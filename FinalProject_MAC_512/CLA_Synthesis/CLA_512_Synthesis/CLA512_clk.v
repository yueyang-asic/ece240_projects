==> flow/design.v <==
module CLA512_clk(
    input           clk,
    input           rst_n,        
    input           en,           
    input   [511:0] A_in,
    input   [511:0] B_in,
    output  [511:0] res
);
    reg [511:0] A_reg, B_reg; 
    reg [511:0] res_reg;
    wire [511:0] CLA_sum; 
    always @(posedge clk or negedge rst_n) begin
        if (!rst_n) begin
            A_reg <= 512'd0;
            B_reg <= 512'd0;
        end else if (en) begin
            A_reg <= A_in;
            B_reg <= B_in;
        end
    end 
  CLA512 CLA(.A(A_reg), .B(B_reg), .Ci(1'b0), .S(CLA_sum), .Cout());
    always @(posedge clk or negedge rst_n) begin
        if (!rst_n) begin 
            res_reg <= 512'd0;
        end else if (en) begin
            res_reg <= CLA_sum;           
        end
    end
    assign res = res_reg;
endmodule 
module CLA16(A,B,Ci,S,Cout,Pout,Gout);
localparam n = 16;  
input [n-1:0] A;
input [n-1:0] B;
input Ci;
output [n-1:0] S;  
output Cout; 
output Pout;   
output Gout;   
wire [3:0] P;  
wire [3:0] G;  
wire [3:1] C;  
CLA4 CLA0(.A(A[(n/4)-1:0]),.B(B[(n/4)-1:0]),.Ci(Ci),.S(S[(n/4)-1:0]),.Cout(),.Pout(P[0]),.Gout(G[0])); 
CLA4 CLA1(.A(A[2*(n/4)-1:(n/4)]),.B(B[2*(n/4)-1:(n/4)]),.Ci(C[1]),.S(S[2*(n/4)-1:(n/4)]),.Cout(),.Pout(P[1]),.Gout(G[1]));  
CLA4 CLA2(.A(A[3*(n/4)-1:2*(n/4)]),.B(B[3*(n/4)-1:2*(n/4)]),.Ci(C[2]),.S(S[3*(n/4)-1:2*(n/4)]),.Cout(),.Pout(P[2]),.Gout(G[2]));  
CLA4 CLA3(.A(A[4*(n/4)-1:3*(n/4)]),.B(B[4*(n/4)-1:3*(n/4)]),.Ci(C[3]),.S(S[4*(n/4)-1:3*(n/4)]),.Cout(),.Pout(P[3]),.Gout(G[3]));  
CLA_generator4 uut1(.P(P), .G(G), .C0(Ci), .C(C), .Pout(Pout), .Gout(Gout), .Cout(Cout));
endmodule 
module CLA256(A,B,Ci,S,Cout,Pout,Gout);
localparam n = 256;  
input [n-1:0] A;
input [n-1:0] B;
input Ci;
output [n-1:0] S;
output Cout;
output Pout;   
output Gout;   
wire [3:0] P;  
wire [3:0] G; 
wire [3:1] C; 
CLA64 CLA0(.A(A[(n/4)-1:0]),.B(B[(n/4)-1:0]),.Ci(Ci),.S(S[(n/4)-1:0]),.Cout(),.Pout(P[0]),.Gout(G[0])); 
CLA64 CLA1(.A(A[2*(n/4)-1:(n/4)]),.B(B[2*(n/4)-1:(n/4)]),.Ci(C[1]),.S(S[2*(n/4)-1:(n/4)]),.Cout(),.Pout(P[1]),.Gout(G[1]));  
CLA64 CLA2(.A(A[3*(n/4)-1:2*(n/4)]),.B(B[3*(n/4)-1:2*(n/4)]),.Ci(C[2]),.S(S[3*(n/4)-1:2*(n/4)]),.Cout(),.Pout(P[2]),.Gout(G[2]));  
CLA64 CLA3(.A(A[4*(n/4)-1:3*(n/4)]),.B(B[4*(n/4)-1:3*(n/4)]),.Ci(C[3]),.S(S[4*(n/4)-1:3*(n/4)]),.Cout(),.Pout(P[3]),.Gout(G[3]));  
CLA_generator4 uut1(.P(P), .G(G), .C0(Ci), .C(C), .Pout(Pout), .Gout(Gout), .Cout(Cout)); 
endmodule 
module CLA4(A,B,Ci,S,Cout,Pout,Gout);
localparam n = 4;  
input [n-1:0] A;
input [n-1:0] B;
input Ci;
output [n-1:0] S;
output Cout; 
output Pout;   
output Gout;   
wire [3:0] P;  
wire [3:0] G;  
wire [3:1] C; 
GPFA GPFA0(.x(A[0]),.y(B[0]),.ci(Ci),.s(S[0]),.p(P[0]),.g(G[0]));
GPFA GPFA1(.x(A[1]),.y(B[1]),.ci(C[1]),.s(S[1]),.p(P[1]),.g(G[1]));
GPFA GPFA2(.x(A[2]),.y(B[2]),.ci(C[2]),.s(S[2]),.p(P[2]),.g(G[2]));
GPFA GPFA3(.x(A[3]),.y(B[3]),.ci(C[3]),.s(S[3]),.p(P[3]),.g(G[3]));
CLA_generator4 uut0(.P(P), .G(G), .C0(Ci), .C(C), .Pout(Pout), .Gout(Gout), .Cout(Cout)); 
endmodule 
module CLA512(A,B,Ci,S,Cout);
localparam n = 512;  
input [n-1:0] A;
input [n-1:0] B;
input Ci;
output [n-1:0] S;
output Cout;
wire [1:0] P;  
wire [1:0] G; 
wire 	   C; 
CLA256 CLA0(.A(A[(n/2)-1:0]),.B(B[(n/2)-1:0]),.Ci(Ci),.S(S[(n/2)-1:0]),.Cout(),.Pout(P[0]),.Gout(G[0])); 
CLA256 CLA1(.A(A[2*(n/2)-1:(n/2)]),.B(B[2*(n/2)-1:(n/2)]),.Ci(C),.S(S[2*(n/2)-1:(n/2)]),.Cout(),.Pout(P[1]),.Gout(G[1]));  
assign C = G[0] | Ci & P[0];
assign Cout = G[1] | (G[0] & P[1]) | (P[1] & P[0] & Ci);
endmodule 
module CLA64(A,B,Ci,S,Cout,Pout,Gout);
localparam n = 64;  
input [n-1:0] A;
input [n-1:0] B;
input Ci;
output [n-1:0] S;
output Cout;
output Pout;   
output Gout;   
wire [3:0] P;  
wire [3:0] G; 
wire [3:1] C; 
CLA16 CLA0(.A(A[(n/4)-1:0]),.B(B[(n/4)-1:0]),.Ci(Ci),.S(S[(n/4)-1:0]),.Cout(),.Pout(P[0]),.Gout(G[0])); 
CLA16 CLA1(.A(A[2*(n/4)-1:(n/4)]),.B(B[2*(n/4)-1:(n/4)]),.Ci(C[1]),.S(S[2*(n/4)-1:(n/4)]),.Cout(),.Pout(P[1]),.Gout(G[1]));  
CLA16 CLA2(.A(A[3*(n/4)-1:2*(n/4)]),.B(B[3*(n/4)-1:2*(n/4)]),.Ci(C[2]),.S(S[3*(n/4)-1:2*(n/4)]),.Cout(),.Pout(P[2]),.Gout(G[2]));  
CLA16 CLA3(.A(A[4*(n/4)-1:3*(n/4)]),.B(B[4*(n/4)-1:3*(n/4)]),.Ci(C[3]),.S(S[4*(n/4)-1:3*(n/4)]),.Cout(),.Pout(P[3]),.Gout(G[3]));  
CLA_generator4 uut1(.P(P), .G(G), .C0(Ci), .C(C), .Pout(Pout), .Gout(Gout), .Cout(Cout)); 
endmodule 
module CLA_generator4(P,G,C0,C,Pout,Gout,Cout);
input [3:0] P; 	 
input [3:0] G;	 
input C0;	 
output [3:1] C;  
output Pout;  	 
output Gout;  
output Cout;  	 
assign C[1] = G[0] | C0 & P[0];
assign C[2] = G[1] | G[0] & P[1] | C0 & P[0] & P[1];
assign C[3] = G[2] | G[1] & P[2] | G[0] & P[1] & P[2] | C0 & P[0] & P[1] & P[2];
assign Pout = P[0] & P[1] & P[2] & P[3];  
assign Gout = G[3] | G[2] & P[3] | G[1] & P[2] & P[3] | G[0] & P[1] & P[2] & P[3];  
assign Cout = Gout | Pout & C0;  
endmodule 
module GPFA(x,y,ci,s,p,g);
input x;
input y;
input ci;
output s;
output p;
output g;
assign g = x * y;  
assign p = x ^ y;  
assign s = p ^ ci ;   
endmodule 
Tool chain data of CLA512_clk
Tool output for the design above, in the order of the flow. Line numbers count from 1 in the design file above. Operators: Yosys type, input widths -> output width; for muxes data width and select width s. Cell names lack the library's common part. The mark - stands for no value.

Design top: CLA512_clk. Clock: clk. Standard-cell library: sky130hd. Corner: tt_025C_1v80.

Word-level counts
Source: Yosys, flattened and elaborated, memories not mapped. Widths are those after wreduce; folded enables and synchronous resets count as part of the registers. Registers that Yosys merges into a memory's read port (data or address) are not register bits. Print and check cells do not count. Equal cells are merged and count once.

The entry for bitwise operators reads 4521. The entry for $mul reads 511.

Operators with widths (count): $and 1x1->1 (1992); $or 1x1->1 (1506); $xor 1x1->1 (1023); $mul 1x1->1 (511).

The entry for input port bits reads 1027. Under word-level cells stands 5035. The figure for output and inout port bits is 512. The entry for flip-flop bits (word level) reads 1536.

Depth
Yosys ltp: most cells in a row. Word level: on the elaborated netlist, between registers, memories and ports. Mapped: between sequential cells and ports; inverters and the memories' decode and read muxes count.

Under depth in word-level cells stands 34. ABC_AREA: 0. For depth in mapped cells the number is 21. The figure for depth with buffers taken out is 20.

After synthesis
The flow's flattened synthesis, as Yosys stat reports it; memories are mapped. The netlist is that of the ABC_AREA named above (0 if unset); the other value can give another one.

Cells in the netlist: 6008. Chip area (Yosys): 0.0783414 mm². For buffer cells the number is 187. For flip-flops the number is 1536. The figure for sequential area is 0.0384369 mm².

Cell types: dfrtp_1 (count 1536, area in all 3.84E+04 µm²); mux2_2 (count 1403, area in all 1.58E+04 µm²); ha_1 (count 639, area in all 8E+03 µm²); fa_1 (count 128, area in all 2.56E+03 µm²); a21oi_1 (count 473, area in all 2367.27 µm²); xnor2_1 (count 257, area in all 2.25E+03 µm²); o21ai_0 (count 230, area in all 1.15E+03 µm²); xor2_1 (count 127, area in all 1.11E+03 µm²); nand2b_1 (count 140, area in all 875.84 µm²); a21o_1 (count 98, area in all 735.706 µm²); nor2_1 (count 190, area in all 713.184 µm²); nand4_1 (count 107, area in all 669.392 µm²); clkbuf_1 (count 175, area in all 656.88 µm²); nand2_1 (count 127, area in all 476.707 µm²); inv_1 (count 75, area in all 281.52 µm²); a221oi_1 (count 23, area in all 201.443 µm²); and4_1 (count 21, area in all 183.926 µm²); o21bai_1 (count 23, area in all 172.666 µm²).

Other cell types: 62; their cells: 236. By module: a second synthesis without flattening, with its own total; a netlist apart from the flattened one above.

For cell total of the unflattened synthesis the number is 6650. The figure for area total of the unflattened synthesis is 0.0809864 mm².

Rows give one instance, submodules left out.

By module: CLA512_clk (sequential area 0.0384369 mm², instances 1, cells 3244, area 0.0573187 mm²); CLA_generator4 (sequential area 0 mm², instances 170, cells 14, area 0.0000751 mm²); GPFA (sequential area 0 mm², instances 512, cells 2, area 0.0000213 mm²); CLA512 (sequential area 0 mm², instances 1, cells 2, area 0.000015 mm²); CLA16 (sequential area 0 mm², instances 32, cells 0, area 0 mm²); CLA256 (sequential area 0 mm², instances 2, cells 0, area 0 mm²); CLA4 (sequential area 0 mm², instances 128, cells 0, area 0 mm²); CLA64 (sequential area 0 mm², instances 8, cells 0, area 0 mm²).

Worst setup path after synthesis
Path of least setup slack by OpenSTA after synthesis, without wires, with an ideal clock, recovery checks aside; 20% of the period is set as input and as output delay. Where synthesis merged equal registers, the netlist keeps one of their names.

Path type: register -> register. Start point: register A_reg[1]. End point: register res_reg[111]. The entry for required time reads 5.715 ns. The figure for arrival is 4.348 ns. The figure for launch time at the first pin is 0.000 ns. Under buffers on the path stands 0. The figure for clock period is 5.84 ns. Under setup time stands 0.125 ns. Driving pins on the path: 20. The figure for slack is 1.368 ns. Path delay: 4.473 ns. The figure for synthesis period reached is 4.472 ns.

"path delay" is the arrival time less input delay plus setup time. "driving pins on the path" counts driving pins, that of a launching flip-flop among them; a cell with two outputs on the path counts twice. "synthesis period reached" = period - worst setup slack (recovery checks aside). The figure is calculated, with input and output delays left at 20% of the set period. The rows between start and end are the longest chain of elaborated cells between them; the timing report does not say that the signal goes this way. Where chains are equally long, one stands for them. A line is the first line of the expression or statement that the cell stems from. Yosys adds cells for indexed reads and writes and turns some case tables into memories.

Path through: dfrtp_1 ha_1 ha_1 o211ai_1 nand2_1 a21o_1 a31o_1 nor4b_2 nor3_2 o21bai_1 a221o_1 a21o_1 a21oi_1 o31ai_1 ha_1 o21ai_0 nand2b_1 a21oi_1 xnor2_1 mux2_2. Length of the longest elaborated chain: 25. Elaborated cells on any way between the ends: 29. Those cells by class: mul: 1; logic: 28.

RTL lines, path post-synthesis: start: declaration (RTL line 9) `reg [511:0] A_reg, B_reg;`; start: assignment (RTL line 14) `A_reg <= 512'd0;`; start: assignment (RTL line 17) `A_reg <= A_in;`; $mul 1x1->1 (RTL line 140) `assign g = x * y;`; $and 1x1->1 x2 (RTL line 130) `assign Gout = G[3] | G[2] & P[3] | G[1] & P[2] & P[3] | G[0] & P[1] & P[2] & P[3];`; $or 1x1->1 x2 (RTL line 130); $and 1x1->1 x3 (RTL line 130); $or 1x1->1 (RTL line 130); $and 1x1->1 x3 (RTL line 130); $or 1x1->1 (RTL line 130); $and 1x1->1 x2 (RTL line 127) `assign C[2] = G[1] | G[0] & P[1] | C0 & P[0] & P[1];`; $or 1x1->1 (RTL line 127); $and 1x1->1 x3 (RTL line 128) `assign C[3] = G[2] | G[1] & P[2] | G[0] & P[1] & P[2] | C0 & P[0] & P[1] & P[2];`; $or 1x1->1 (RTL line 128); $and 1x1->1 x3 (RTL line 128); $or 1x1->1 (RTL line 128); $xor 1x1->1 (RTL line 142) `assign s = p ^ ci ;`; end: assignment (RTL line 24) `res_reg <= 512'd0;`; end: assignment (RTL line 26) `res_reg <= CLA_sum;`; end: declaration (RTL line 10) `reg [511:0] res_reg;`.

Path in the finished layout
Path of least setup slack in the final report of job 1 (OpenROAD, finished layout, wires in). Where an end is a register, its clock arrival counts in the times.

Path type: register -> register. Start point: register A_reg[58]. End point: register res_reg[443]. The figure for launch time at the first pin is 0.81 ns. The figure for clock period is 3.62 ns. The entry for required time reads 4.32 ns. Under setup time stands 0.11 ns. Driving pins on the path: 23. The figure for arrival is 5.43 ns. The figure for slack is -1.11 ns. Under buffers on the path stands 5.

The rows between start and end are the longest chain of elaborated cells between them; the timing report does not say that the signal goes this way. Where chains are equally long, one stands for them.

Path through: dfrtp_1 ha_4 nand4_1 buf_4 nor4_4 buf_4 nand2_4 nor4b_4 nor3_4 buf_12 nor4_4 o21ai_2 buf_12 a21oi_4 a21oi_4 buf_4 o21ai_4 ha_1 o21ai_0 nand2b_1 a21oi_1 xnor2_1 mux2_2. Length of the longest elaborated chain: 31. Elaborated cells on any way between the ends: 47. Those cells by class: mul: 1; logic: 46.

RTL lines, path post-layout: start: declaration (RTL line 9) `reg [511:0] A_reg, B_reg;`; start: assignment (RTL line 14) `A_reg <= 512'd0;`; start: assignment (RTL line 17) `A_reg <= A_in;`; $mul 1x1->1 (RTL line 140) `assign g = x * y;`; $and 1x1->1 (RTL line 130) `assign Gout = G[3] | G[2] & P[3] | G[1] & P[2] & P[3] | G[0] & P[1] & P[2] & P[3];`; $or 1x1->1 x3 (RTL line 130); $and 1x1->1 (RTL line 130); $or 1x1->1 x6 (RTL line 130); $and 1x1->1 x3 (RTL line 130); $or 1x1->1 (RTL line 130); [... 3 more ...]; $and 1x1->1 x3 (RTL line 128) `assign C[3] = G[2] | G[1] & P[2] | G[0] & P[1] & P[2] | C0 & P[0] & P[1] & P[2];`; $or 1x1->1 (RTL line 128); $and 1x1->1 x2 (RTL line 127) `assign C[2] = G[1] | G[0] & P[1] | C0 & P[0] & P[1];`; $or 1x1->1 (RTL line 127); $and 1x1->1 x3 (RTL line 128); $or 1x1->1 (RTL line 128); $xor 1x1->1 (RTL line 142) `assign s = p ^ ci ;`; end: assignment (RTL line 24) `res_reg <= 512'd0;`; end: assignment (RTL line 26) `res_reg <= CLA_sum;`; end: declaration (RTL line 10) `reg [511:0] res_reg;`.

# Flow runs of CLA512_clk

Stored flow runs of CLA512_clk (2 of them; Yosys, OpenROAD, sky130hd). They differ in their settings and are not a sequence. Constraints: input delay and output delay 20% of the set period each, output load 0.01 pF. "period achieved" means the clock period less the worst setup slack. The figure is calculated, with input and output delays left at 20% of the set period. "critical path time" is the time allowed to the run's worst setup path (the clock period less input and output delay, where it has them) less its slack. Clock arrival times count: a late capture clock shortens it, a late launch clock lengthens it. "overall power" is the tool's figure for a default switching activity; nothing was simulated.

Files of job 1:
==> flow/run.sh <==
#!/bin/bash
# the make line also repeats the synthesis and layout settings of config.mk as NAME=value (left out here)
make -C /OpenROAD-flow-scripts/flow DESIGN_CONFIG=/design/flow/config.mk WORK_HOME=/design/flow/orfs CLKGATE_MAP_FILE= finish
==> flow/config.mk <==
export PLATFORM = sky130hd
export DESIGN_NAME = CLA512_clk
export DESIGN_NICKNAME = CLA512_clk
export VERILOG_FILES = /design/flow/design.v
export SDC_FILE = /design/flow/constraint.sdc
export NUM_CORES = 4
export LEC_CHECK = 0
export CAP_MARGIN = 0
export CELL_PAD_IN_SITES_DETAIL_PLACEMENT = 1
export CORE_ASPECT_RATIO = 0.57
export CORE_MARGIN = 2
export CORE_UTILIZATION = 45
export CTS_CLUSTER_SIZE = 78
export MAX_ROUTING_LAYER = met4
export PLACE_DENSITY_LB_ADDON = 0.07
export SETUP_SLACK_MARGIN = 0.76
export SLEW_MARGIN = 20
export TNS_END_PERCENT = 15
==> flow/constraint.sdc <==
create_clock -name core_clock -period 3.62 [get_ports {clk}]
set_input_delay 0.7240 -clock core_clock [delete_from_list [all_inputs] [get_ports {clk}]]
set_output_delay 0.7240 -clock core_clock [all_outputs]
set_load 0.01 [all_outputs]

Results of job 1. For the synthesized cell area the run shows 0.0783414 mm². For the full die area the run shows 0.177577 mm². For the standard-cell area after layout the run shows 0.116601 mm². The utilization after layout stands at 67.5%. The measured worst setup slack after layout is -1.113 ns. The post-route setup TNS stands at -370.601 ns. The overall power comes to 70.748 mW. The period achieved reads 4.733 ns. For the critical path time the run shows 4.73 ns. Type of the worst setup path: register -> register.

Files of job 2:
==> flow/run.sh <==
#!/bin/bash
# the make line also repeats the synthesis and layout settings of config.mk as NAME=value (left out here)
make -C /OpenROAD-flow-scripts/flow DESIGN_CONFIG=/design/flow/config.mk WORK_HOME=/design/flow/orfs CLKGATE_MAP_FILE= finish
==> flow/config.mk <==
export PLATFORM = sky130hd
export DESIGN_NAME = CLA512_clk
export DESIGN_NICKNAME = CLA512_clk
export VERILOG_FILES = /design/flow/design.v
export SDC_FILE = /design/flow/constraint.sdc
export NUM_CORES = 4
export LEC_CHECK = 0
export CAP_MARGIN = 20
export CORE_MARGIN = 2
export CORE_UTILIZATION = 40
export SLEW_MARGIN = 20
==> flow/constraint.sdc <==
create_clock -name core_clock -period 3.58 [get_ports {clk}]
set_input_delay 0.7160 -clock core_clock [delete_from_list [all_inputs] [get_ports {clk}]]
set_output_delay 0.7160 -clock core_clock [all_outputs]
set_load 0.01 [all_outputs]

Results of job 2. For the synthesized cell area the run shows 0.0783414 mm². For the full die area the run shows 0.199411 mm². For the standard-cell area after layout the run shows 0.118668 mm². The utilization after layout stands at 60.9%. The measured worst setup slack after layout is -1.232 ns. The post-route setup TNS stands at -346.103 ns. The overall power comes to 71.270 mW. The period achieved reads 4.812 ns. For the critical path time the run shows 4.81 ns. Type of the worst setup path: register -> register.
